==> flow/design.v <==
module clock_counter(
	input logic clk_i,		 
	input logic reset_n,	 
	output logic clk_o
		);
		logic [13:0] count;	 
		always_ff @ (posedge clk_i, negedge reset_n)			
			begin
				count <= count + 1;	 
				if(!reset_n)  
					begin
						clk_o <= 0;
						count <= 0;
					end
				else
					if(count >= 100)  
						begin		
							clk_o <= ~clk_o;	 
							count <= 0;			 
						end
			end
endmodule
Step by step through the tools: clock_counter
Tool output for the design above, in the order of the flow. Line numbers count from 1 in the design file above. Library cell names are shortened. A cell with n/a has no value.

Top module: clock_counter. Clock port: clk_i. Library: sky130hd. Timing corner: tt_025C_1v80.

Word level
Yosys after proc, flatten, opt, wreduce and memory -nomap, before mapping. Enables and synchronous resets that opt folds into registers are not counted as muxes. Memory bits, and registers merged into a memory's read port (data or address), are not among the register bits. Print and check cells are not counted. Equal cells are merged and count once.

The entry for word-level cells reads 6. For flip-flop bits (word level) the number is 15. Under memory cells stands 0. Latch bits: 0. For clocked read ports x word width the number is 0. For memory bits (read-only) the number is 0. The figure for output and inout port bits is 1. The figure for bits of input ports is 2. For RAM bits the number is 0.

Under magnitude comparators stands 1. Under bitwise gates (word level) stands 1. For divide/modulo/power cells the number is 0. Muxes and demuxes: 1. Under multiply operators stands 0. For add/subtract/negate cells the number is 1. Under shift-type cells stands 0. For equal/unequal tests the number is 0. The figure for reduce/logical cells is 0.

Operators with widths (count): adder 14 x 1 -> 14 bit (second input constant) (1); greater-or-equal comparator 14 x 7 -> 1 bit (second input constant) (1); two-way mux 14 bit (1); NOT 1 bit (1).

Logic depth
Yosys ltp: most cells in a row. Word level: on the elaborated netlist, between registers, memories and ports. Mapped: between sequential cells and ports; inverters and the memories' decode and read muxes count.

The figure for word-level depth is 2. The entry for ABC_AREA reads 0. The entry for gate-level depth with buffers reads 4. The entry for gate-level depth less buffers reads 4.

Netlist
The flow's flattened synthesis, as Yosys stat reports it; memories are mapped. The netlist is that of the ABC_AREA named above (0 if unset); the other value can give another one. The area totals of this step are shown rounded.

Under sequential area stands 375 µm². Under cell count stands 42. Under buffer cells stands 0. The figure for synthesis area is 542 µm². For flip-flops the number is 15.

Cells by type: dfrtp_1 (count 15, area in all 375.36 µm²); ha_1 (count 2, area in all 25.024 µm²); nor2_1 (count 6, area in all 22.522 µm²); xnor2_1 (count 2, area in all 17.517 µm²); xor2_1 (count 2, area in all 17.517 µm²); inv_1 (count 3, area in all 11.261 µm²); nand3_2 (count 1, area in all 10.01 µm²); o311ai_1 (count 1, area in all 8.758 µm²); and3_2 (count 1, area in all 7.507 µm²); a31oi_1 (count 1, area in all 6.256 µm²); nor4_1 (count 1, area in all 6.256 µm²); or3_1 (count 1, area in all 6.256 µm²); a21oi_1 (count 1, area in all 5.005 µm²); nand3_1 (count 1, area in all 5.005 µm²); nor3_1 (count 1, area in all 5.005 µm²); o21ai_0 (count 1, area in all 5.005 µm²); conb_1 (count 1, area in all 3.754 µm²); nand2_1 (count 1, area in all 3.754 µm²).

Timing after synthesis
Source: OpenSTA report_checks on the synthesized netlist (no wires, ideal clock, input and output delay 20% of the period each), path of least setup slack; recovery checks are left aside. Register names are those of the netlist, which keeps one name where synthesis merged equal registers.

Path kind: register to register. Start: register count[2]. End: register clk_o. Under setup time stands 0.127 ns. The figure for delay of the path is 1.176 ns. Under setup slack stands 0.573 ns. The figure for stages on the path is 4. For launch time at the first pin the number is 0.000 ns. The figure for path buffers is 0. Under arrival time stands 1.049 ns. For clock period the number is 1.75 ns. Under synthesis period reached stands 1.177 ns.

"delay of the path" is the arrival time less input delay plus setup time. "stages on the path" counts driving pins, that of a launching flip-flop among them; a cell with two outputs on the path counts twice. "synthesis period reached" is the clock period less the worst setup slack; recovery checks do not enter. This is arithmetic on one report: input and output delays are still those of the set period (20% each). Between the ends stands the longest chain of elaborated cells between them, by number of cells; it is not shown to be the way that was timed. Of several equally long chains one is given. A line is the first line of the expression or statement that the cell stems from. Yosys adds cells for indexed reads and writes and turns some case tables into memories. At most two assigning lines are given for a register; there are more.

Cell sequence: dfrtp_1 > o311ai_1 > nand3_2 > xor2_1. The figure for cells in the longest elaborated chain is 1. Elaborated cells on any way between the ends: 1.

RTL lines, path post-synthesis: start: declaration (line 6) `logic [13:0] count;`; start: assignment (line 9) `count <= count + 1;`; start: assignment (line 13) `count <= 0;`; greater-or-equal comparator 14 x 7 -> 1 bit (line 16) `if(count >= 100)`; end: assignment (line 12) `clk_o <= 0;`; end: assignment (line 18) `clk_o <= ~clk_o;`; end: declaration (line 4) `output logic clk_o`.

Worst path after layout
Path of least setup slack in the final report of run 1 (OpenROAD, finished layout, wires in). Where an end is a register, its clock arrival counts in the times.

Path kind: register to output. Start: register clk_o. End: output clk_o. For launch time at the first pin the number is 0.27 ns. Output delay: 0.40 ns. The figure for path buffers is 1. The figure for stages on the path is 2. For clock period the number is 2.02 ns. Under arrival time stands 1.19 ns. Under setup slack stands 0.43 ns.

Cell sequence: dfrtp_1 > clkdlybuf4s50_1. The figure for cells in the longest elaborated chain is 0. Elaborated cells on any way between the ends: 0.

RTL lines, path after layout: start: declaration (line 4) `output logic clk_o`; start: assignment (line 12) `clk_o <= 0;`; start: assignment (line 18) `clk_o <= ~clk_o;`; end: declaration (line 4).

Module clock_counter, platform sky130hd: 2 stored runs of the flow (Yosys, OpenROAD) with differing settings, in no particular order. Input and output delays are each 20% of the period that was set; the output load is 0.01 pF. "achieved clock period": clock period set for the run, less the worst setup slack. It is reckoned from that one timing run; input and output delays stay at 20% of the period that was set. "time used up by the worst setup path" means the part of the period allowed to the worst setup path (the constraints hold back 20% at inputs and 20% at outputs) less its slack; where the path has registers, the arrival times of their clocks count too. Values from the reports are rounded here.

Run 1 has these settings: period_ns 2.02; CAP_MARGIN 20; CORE_MARGIN 2; CORE_UTILIZATION 40; SLEW_MARGIN 20. The mapped cell area after synthesis is 542 µm². The measured worst hold slack in the final report is 0.480 ns. The time used up by the worst setup path stands at 1.19 ns. Type of the worst setup path: register to output. The final utilization reads 49.1%. The setup TNS reads 0.000 ns. The area of the die stands at 1660 µm². The achieved clock period reads 1.593 ns. The worst setup slack after layout comes to 0.427 ns.

Run 2 has these settings: period_ns 1.11; CORE_UTILIZATION 72; PLACE_DENSITY_LB_ADDON 0.19; CORE_ASPECT_RATIO 1.93; CORE_MARGIN 3; GPL_TIMING_DRIVEN 0; CTS_CLUSTER_DIAMETER 344; CAP_MARGIN 40; SLEW_MARGIN 5; MIN_ROUTING_LAYER met2; MAX_ROUTING_LAYER met4. Outcome: no results, floorplanning failed with PDN-0185.
